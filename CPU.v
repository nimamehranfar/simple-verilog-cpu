==> flow/design.v <==
`timescale 1ns / 1ps
module CPU( CLK,START,RESET,OPC,OPR,result
    );
parameter N=5;
input CLK,START,RESET;
input [2:0] OPC;
input [N-1:0] OPR;
output [2*N:0] result;
reg [2*N:0] Accumulator;
reg [2*N:0] result;
always @(posedge CLK) 
if(RESET) begin
Accumulator=0;
end
else if(~RESET) begin
if(START) begin
begin
case(OPC)
3'b000: Accumulator=OPR;
3'b001: begin 
Accumulator=Accumulator+OPR;
result=Accumulator;
end
3'b010: begin
Accumulator=Accumulator*OPR;
result=Accumulator;
end
3'b011: begin
Accumulator=Accumulator-OPR;
result=Accumulator;
end
3'b100: begin
Accumulator=~(~Accumulator | ~OPR);
result=Accumulator;
end
3'b101: begin
Accumulator=~Accumulator;
result=Accumulator;
end
3'b110:  result=Accumulator;
3'b111: begin 
result=0;
Accumulator=0;
end
endcase
end
end
else if(~START) begin
Accumulator=0;
end
result=Accumulator;
end
endmodule
Reports on CPU
The steps from the RTL of CPU to its reports follow in flow order.
Lines are those of the file above, counted from 1.
Operators: Yosys type, input widths -> output width; for muxes data width and select width s.
Cell names lack the library's common part.
{"block": "setup", "top": "CPU", "clock": "CLK", "lib": "sky130hd", "lib_corner": "tt_025C_1v80"}

Word level
Source: Yosys, flattened and elaborated, memories not mapped. Widths are those after wreduce. Registers that Yosys merges into a memory's read port (data or address) are not register bits. Print and check cells do not count. Equal cells are merged and count once.
{"block": "bits", "regBits": 22, "output_inout_bits": 11, "word_cells": 19}
{"block": "classes", "add_sub_neg": 2, "n_mul": 1, "eq_ne": 7, "mux": 2, "logic": 4, "n_reduce_logical": 1}
{"block": "ops", "op": "$pmux 11 s8", "n": 1}
{"block": "ops", "op": "$mul 11x5->11", "n": 1}
{"block": "ops", "op": "$not 11->11", "n": 2}
{"block": "ops", "op": "$eq 3x3->1 const B", "n": 4}
{"block": "ops", "op": "$or 11x11->11", "n": 1}
{"block": "ops", "op": "$add 11x5->11", "n": 1}
{"block": "ops", "op": "$sub 11x5->11", "n": 1}
{"block": "ops", "op": "$not 5->11", "n": 1}
{"block": "ops", "op": "$mux 11", "n": 1}
{"block": "ops", "op": "$eq 3x2->1 const B", "n": 2}
{"block": "ops", "op": "$eq 3x1->1 const B", "n": 1}
{"block": "ops", "op": "$logic_not 3->1", "n": 1}

Logic depth
Yosys ltp: most cells in a row. Word level: on the elaborated netlist, between registers, memories and ports. Mapped: between sequential cells and ports; inverters and the memories' decode and read muxes count.
{"block": "logic_depth", "ltp_word": 5, "abc_area": 0, "ltp_mapped": 16}

Netlist
Yosys stat after the flow's synthesis: flattened, memories mapped to cells. It holds for the ABC_AREA given above (unset counts as 0); a run with the other value may have another netlist.
The area totals of this step are shown rounded.
{"block": "synth_totals", "cell_count": 329, "synth_area_um2": 2810, "seq_area_um2": 551, "flip_flops": 22, "buf_cells": 10}
{"block": "types", "cell": "fa_1", "n": 21, "area_total_um2": 420.403}
{"block": "types", "cell": "edfxtp_1", "n": 11, "area_total_um2": 330.317}
{"block": "types", "cell": "ha_1", "n": 26, "area_total_um2": 325.312}
{"block": "types", "cell": "dfxtp_1", "n": 11, "area_total_um2": 220.211}
{"block": "types", "cell": "inv_1", "n": 34, "area_total_um2": 127.622}
{"block": "types", "cell": "and2_1", "n": 20, "area_total_um2": 125.12}
{"block": "types", "cell": "nand2_1", "n": 32, "area_total_um2": 120.115}
{"block": "types", "cell": "nor2_1", "n": 27, "area_total_um2": 101.347}
{"block": "types", "cell": "xnor2_1", "n": 10, "area_total_um2": 87.584}
{"block": "types", "cell": "a21oi_1", "n": 16, "area_total_um2": 80.077}
{"block": "types", "cell": "o21ai_0", "n": 13, "area_total_um2": 65.062}
{"block": "types", "cell": "xor2_1", "n": 6, "area_total_um2": 52.55}
{"block": "types", "cell": "a21o_1", "n": 6, "area_total_um2": 45.043}
{"block": "types", "cell": "nor3_1", "n": 8, "area_total_um2": 40.038}
{"block": "types", "cell": "nand2b_1", "n": 6, "area_total_um2": 37.536}
{"block": "types", "cell": "o21a_1", "n": 5, "area_total_um2": 37.536}
{"block": "types", "cell": "or3_1", "n": 6, "area_total_um2": 37.536}
{"block": "types", "cell": "mux2_2", "n": 3, "area_total_um2": 33.782}
Other cell types: 35; their cells: 68.

Worst setup path after synthesis
Source: OpenSTA report_checks on the synthesized netlist (no wires, ideal clock, input and output delay 20% of the period each), path of least setup slack; recovery checks are left aside. Register names are those of the netlist, which keeps one name where synthesis merged equal registers.
{"block": "synth_timing", "path_type": "input to register", "from": "input port OPR[3]", "to": "register result[9]", "tclk_ns": 5.3, "in_delay_ns": 1.060, "setup_time_ns": 0.258, "t_first_pin_ns": 1.060, "t_arrival_ns": 4.255, "required_ns": 5.042, "slack_ns": 0.788, "path_delay_ns": 3.453, "driving_pins": 16, "path_buffers": 1, "synth_period_reached_ns": 4.512}
"path_delay_ns" = arrival - input delay + setup time.
"driving_pins" counts driving pins, that of a launching flip-flop among them; a cell with two outputs on the path counts twice.
"synth_period_reached_ns" = period - worst setup slack (recovery checks aside). The figure is calculated, with input and output delays left at 20% of the set period.
The rows between start and end are the longest chain of elaborated cells between them; the timing report does not say that the signal goes this way. Where chains are equally long, one stands for them.
A line is the first line of the expression or statement that the cell stems from. Yosys adds cells for indexed reads and writes and turns some case tables into memories.
A register here has more assigning lines than the two given.
{"block": "synth_via", "cell_sequence": "clkbuf_1 -> nand2_1 -> inv_1 -> fa_1 -> fa_1 -> inv_1 -> fa_1 -> inv_1 -> ha_1 -> o21a_1 -> o21a_1 -> o21ai_0 -> mux2_2 -> nand2_1 -> a31oi_1 -> nor2_1", "elab_chain_len": 3, "cone_cells": 5, "cone_classes": "add/sub (2); mul (1); mux (2)"}
{"block": "synth_rtl", "element": "start, declared", "line_no": 7, "rtl": "input [N-1:0] OPR;"}
{"block": "synth_rtl", "element": "$mul 11x5->11", "line_no": 25, "rtl": "Accumulator=Accumulator*OPR;"}
{"block": "synth_rtl", "element": "$pmux 11 s8", "line_no": 18, "rtl": "case(OPC)"}
{"block": "synth_rtl", "element": "$mux 11", "line_no": 16, "rtl": "if(START) begin"}
{"block": "synth_rtl", "element": "end, assigned", "line_no": 22, "rtl": "result=Accumulator;"}
{"block": "synth_rtl", "element": "end, assigned", "line_no": 26, "rtl": "result=Accumulator;"}
{"block": "synth_rtl", "element": "end, declared", "line_no": 8, "rtl": "output [2*N:0] result;"}

Timing after layout
Path of least setup slack in the final report of run 1 (OpenROAD, finished layout, wires in). Where an end is a register, its clock arrival counts in the times.
{"block": "layout_timing", "path_type": "input to register", "from": "input port OPR[4]", "to": "register result[10]", "tclk_ns": 4.02, "in_delay_ns": 0.80, "setup_time_ns": 0.24, "t_first_pin_ns": 0.80, "t_arrival_ns": 3.98, "required_ns": 4.03, "slack_ns": 0.05, "driving_pins": 15, "path_buffers": 1}
The rows between start and end are the longest chain of elaborated cells between them; the timing report does not say that the signal goes this way. Where chains are equally long, one stands for them.
A register here has more assigning lines than the two given.
{"block": "layout_via", "cell_sequence": "buf_4 -> and2_2 -> fa_1 -> fa_1 -> inv_1 -> fa_1 -> inv_1 -> ha_4 -> nor3_4 -> o211ai_1 -> a31oi_1 -> xnor3_1 -> nor3_2 -> a211oi_2 -> nor2_1", "elab_chain_len": 3, "cone_cells": 5, "cone_classes": "add/sub (2); mul (1); mux (2)"}
{"block": "layout_rtl", "element": "start, declared", "line_no": 7, "rtl": "input [N-1:0] OPR;"}
{"block": "layout_rtl", "element": "$mul 11x5->11", "line_no": 25, "rtl": "Accumulator=Accumulator*OPR;"}
{"block": "layout_rtl", "element": "$pmux 11 s8", "line_no": 18, "rtl": "case(OPC)"}
{"block": "layout_rtl", "element": "$mux 11", "line_no": 16, "rtl": "if(START) begin"}
{"block": "layout_rtl", "element": "end, assigned", "line_no": 22, "rtl": "result=Accumulator;"}
{"block": "layout_rtl", "element": "end, assigned", "line_no": 26, "rtl": "result=Accumulator;"}
{"block": "layout_rtl", "element": "end, declared", "line_no": 8, "rtl": "output [2*N:0] result;"}

Record of 2 stored runs of the RTL-to-layout flow on CPU, platform sky130hd. The runs are unordered. Constraints: input delay and output delay 20% of the set period each, output load 0.01 pF.
By "achieved_clock_period_ns" is meant the clock period of the run minus its worst setup slack. This is arithmetic on one report: input and output delays are still those of the set period (20% each).
"worstPathTime_ns": the worst setup path's part of the clock period (all of it between registers, 20% less for each end at a port) less its slack. A launch clock that arrives late makes it longer, a capture clock that arrives late makes it shorter.
"power_uw" rests on the timing tool's default activity at the inputs, not on a simulated workload.
The results are shown rounded.

{"run": "run 1", "settings": { "period_ns": 4.02, "CORE_UTILIZATION": 44, "PLACE_DENSITY_LB_ADDON": 0.09, "CELL_PAD_IN_SITES_GLOBAL_PLACEMENT": 1, "TNS_END_PERCENT": 50, "GPL_ROUTABILITY_DRIVEN": 1, "CTS_CLUSTER_DIAMETER": 265, "SLEW_MARGIN": 25, "CAP_MARGIN": 20, "CORE_MARGIN": 2 }, "results": { "setup_tns_ns": 0.000, "achieved_clock_period_ns": 3.971, "final_cell_area_um2": 3590, "fin_util_pct": 57.1, "worstSetupSlack_ns": 0.049, "holdWs_ns": 0.798, "yosys_chip_area_um2": 2810, "die_footprint_um2": 7040, "worstPathTime_ns": 3.17, "critical_path_type": "input to register", "power_uw": 709 }}
{"run": "run 2", "settings": { "period_ns": 3.28, "CORE_UTILIZATION": 41, "SETUP_SLACK_MARGIN": 0.66, "PLACE_DENSITY": 0.39, "CORE_MARGIN": 9, "CELL_PAD_IN_SITES_DETAIL_PLACEMENT": 1, "TNS_END_PERCENT": 95, "ABC_AREA": 1, "GPL_ROUTABILITY_DRIVEN": 0, "CAP_MARGIN": 20, "SLEW_MARGIN": 20 }, "results": { "setup_tns_ns": -5.92, "achieved_clock_period_ns": 3.794, "final_cell_area_um2": 4380, "fin_util_pct": 62.7, "worstSetupSlack_ns": -0.514, "holdWs_ns": 0.918, "yosys_chip_area_um2": 3040, "die_footprint_um2": 10800, "worstPathTime_ns": 3.14, "critical_path_type": "input to register", "power_uw": 1040 }}
