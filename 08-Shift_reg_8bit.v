==> flow/design.v <==
`timescale 1ns / 1ps
module Shift_reg_8bit(CLK, Data_in, Sel, Q
    );
input CLK;
input [7:0] Data_in;
input [1:0] Sel;
output [7:0] Q; 
reg [7:0] Q;
always @(posedge CLK)
begin
case (Sel)
2'b00: Q = Data_in;
2'b01: Q = {1'b0, Q[7:1]};
2'b10: Q = {Q[6:0], 1'b0};
2'b11: Q = Q;
endcase
end
endmodule
== Reports on Shift_reg_8bit ==
What the tools print for Shift_reg_8bit, step after step.
Lines are those of the file above, counted from 1.
Cell names lack the library's common part.
A cell with - has no value.
Inputs
  top module: Shift_reg_8bit
  clock: CLK
  library: sky130hd
  corner: tt_025C_1v80

== Elaborated design ==
Counts by Yosys on the flattened word-level netlist (proc, flatten, opt, wreduce; memories kept). Register bits leave out memories and registers merged into their read ports (data or address). Print and check cells are left out. Cells with the same type and inputs are merged into one.
Cells by class
  bitwise gates (word level): 0
  $add $sub $neg: 0
  divide/modulo/power cells: 0
  $mul: 0
  reduce/logical cells: 1
  $lt $le $gt $ge: 0
  multiplexer cells: 1
  equality and inequality tests: 3
  shift-type cells: 0
Operators with widths (count)
  parallel mux 8 bit (select 3 bit): 1
  equality test 2 bit (second input constant): 2
  equality test 2 x 1 -> 1 bit (second input constant): 1
  zero test 2 bit: 1
Word-level totals
  memories: 0
  elaborated cells: 6
  memory bits (read-only): 0
  output and inout port bits: 8
  memory bits (writable): 0
  clocked read ports x word width: 0
  flip-flop bits (word level): 8
  bits in latches: 0

== Logic depth ==
Yosys ltp: most cells in a row. Word level: on the elaborated netlist, between registers, memories and ports. Mapped: between sequential cells and ports; inverters and the memories' decode and read muxes count.
Depth
  depth after elaboration: 2
  ABC_AREA: 0
  depth in mapped cells: 5
  mapped depth without buffers: 4

== Netlist ==
Yosys stat after the flow's synthesis: flattened, memories mapped to cells. It holds for the ABC_AREA given above (unset counts as 0); a run with the other value may have another netlist.
Synthesis totals
  buffer cells: 1
  area of sequential cells: 240.2 µm²
  cell area after synthesis: 430.4 µm²
  flip-flops: 8
  cells in the netlist: 39
Cells by type
  edfxtp_1: count 8, total area 240.23 µm²
  a22oi_1: count 6, total area 45.043 µm²
  ha_1: count 3, total area 37.536 µm²
  nand2_1: count 10, total area 37.536 µm²
  o21ai_1: count 4, total area 20.019 µm²
  o21ai_2: count 2, total area 17.517 µm²
  buf_6: count 1, total area 11.261 µm²
  inv_1: count 3, total area 11.261 µm²
  o21ai_0: count 2, total area 10.01 µm²

== Timing after synthesis ==
Path of least setup slack by OpenSTA after synthesis, without wires, with an ideal clock, recovery checks aside; 20% of the period is set as input and as output delay. Where synthesis merged equal registers, the netlist keeps one of their names.
Timing path after synthesis
  kind: input port to flip-flop
  from: in Sel[0]
  to: reg Q[2]
  buffers on the path: 1
  launch time at the first pin: 0.232 ns
  slack: 0.028 ns
  path delay: 0.901 ns
  data arrival time: 0.877 ns
  stages on the path: 5
  period: 1.16 ns
  synthesis period reached: 1.132 ns
"path delay" = arrival - input delay + setup time.
"stages on the path" counts driving pins, that of a launching flip-flop among them; a cell with two outputs on the path counts twice.
"synthesis period reached" is the clock period less the worst setup slack; recovery checks do not enter. This is arithmetic on one report: input and output delays are still those of the set period (20% each).
Between the ends stands the longest chain of elaborated cells between them, by number of cells; it is not shown to be the way that was timed. Of several equally long chains one is given.
A line is the first line of the expression or statement that the cell stems from. Yosys adds cells for indexed reads and writes and turns some case tables into memories.
At most two assigning lines are given for a register; there are more.
The path ends at the data pin of a flip-flop with enable; ways to the enable are not counted.
Between the ends, after synthesis
  cells stage by stage: inv_1 > ha_1 > buf_6 > nand2_1 > o21ai_2
  length of the longest elaborated chain: 2
  elaborated cells between the ends (all ways): 4
  classes of those cells: eq/ne (2); mux (1); reduce/logical (1)
Ends and longest elaborated chain, after synthesis
  start: declaration: RTL line 6  | input [1:0] Sel;
  equality test 2 bit: RTL line 11  | case (Sel)
  parallel mux 8 bit (select 3 bit): RTL line 11
  end: assignment: RTL line 12  | 2'b00: Q = Data_in;
  end: assignment: RTL line 13  | 2'b01: Q = {1'b0, Q[7:1]};
  end: declaration: RTL line 7  | output [7:0] Q;

== Worst path after layout ==
Path of least setup slack in the final report of run 1 (OpenROAD, finished layout, wires in). Where an end is a register, its clock arrival counts in the times.
Timing path post-layout
  kind: flip-flop to flip-flop
  from: reg Q[1]
  to: reg Q[2]
  data arrival time: 1.03 ns
  launch time at the first pin: 0.24 ns
  slack: -0.31 ns
  period: 0.713 ns
  stages on the path: 4
  buffers on the path: 1
Between the ends stands the longest chain of elaborated cells between them, by number of cells; it is not shown to be the way that was timed. Of several equally long chains one is given.
At most two assigning lines are given for a register; there are more.
Between the ends, post-layout
  cells stage by stage: edfxtp_1 > buf_6 > a22oi_2 > o21ai_2
  length of the longest elaborated chain: 1
  elaborated cells between the ends (all ways): 1
  classes of those cells: mux (1)
Ends and longest elaborated chain, post-layout
  start: declaration: RTL line 7  | output [7:0] Q;
  start: assignment: RTL line 12  | 2'b00: Q = Data_in;
  start: assignment: RTL line 13  | 2'b01: Q = {1'b0, Q[7:1]};
  parallel mux 8 bit (select 3 bit): RTL line 11  | case (Sel)
  end: assignment: RTL line 12
  end: assignment: RTL line 13
  end: declaration: RTL line 7

Memo
Re: implementation data of Shift_reg_8bit

Shift_reg_8bit through Yosys and OpenROAD on sky130hd: 2 stored runs, unordered, with their settings and measured results. The constraints put input and output delay at 20% of the set period each and load the outputs with 0.01 pF.
"achieved clock period (ns)" means the clock period less the worst setup slack. The figure is calculated, with input and output delays left at 20% of the set period.
"worst setup path time (ns)" = time allowed to the worst setup path (clock period - input delay - output delay, where it has them) - its slack; a late launch clock adds to it, a late capture clock takes from it.
"finish__power__total" rests on the timing tool's default activity at the inputs, not on a simulated workload.

settings of run 1
{
  "period_ns": 0.713,
  "CAP_MARGIN": 20,
  "CORE_MARGIN": 2,
  "CORE_UTILIZATION": 40,
  "SLEW_MARGIN": 20
}
report of run 1
yosys chip area after synthesis (um^2): 430.4
finish__design__die__area: 1354.2
finish__design__instance__area__stdcell: 775.7
finish__design__instance__utilization: 0.8052
finish__timing__setup__ws: -0.309
finish__timing__setup__tns: -4.105
finish__timing__hold__ws: 0.479
finish__power__total: 1.394e-03
achieved clock period (ns): 1.022
worst setup path time (ns): 1.02
worst setup path kind: flip-flop to flip-flop

settings of run 2
{
  "period_ns": 1.86,
  "CORE_UTILIZATION": 17,
  "SETUP_SLACK_MARGIN": 0.22,
  "PLACE_DENSITY_LB_ADDON": 0.04,
  "CORE_MARGIN": 3,
  "TNS_END_PERCENT": 65,
  "ABC_AREA": 0,
  "GPL_TIMING_DRIVEN": 1,
  "GPL_ROUTABILITY_DRIVEN": 1,
  "CTS_CLUSTER_SIZE": 41,
  "CAP_MARGIN": 25,
  "SLEW_MARGIN": 20
}
report of run 2
yosys chip area after synthesis (um^2): 430.4
finish__design__die__area: 3171.4
finish__design__instance__area__stdcell: 679.4
finish__design__instance__utilization: 0.2958
finish__timing__setup__ws: 0.294
finish__timing__setup__tns: 0.000
finish__timing__hold__ws: 0.641
finish__power__total: 5.015e-04
achieved clock period (ns): 1.566
worst setup path time (ns): 1.19
worst setup path kind: flip-flop to output port
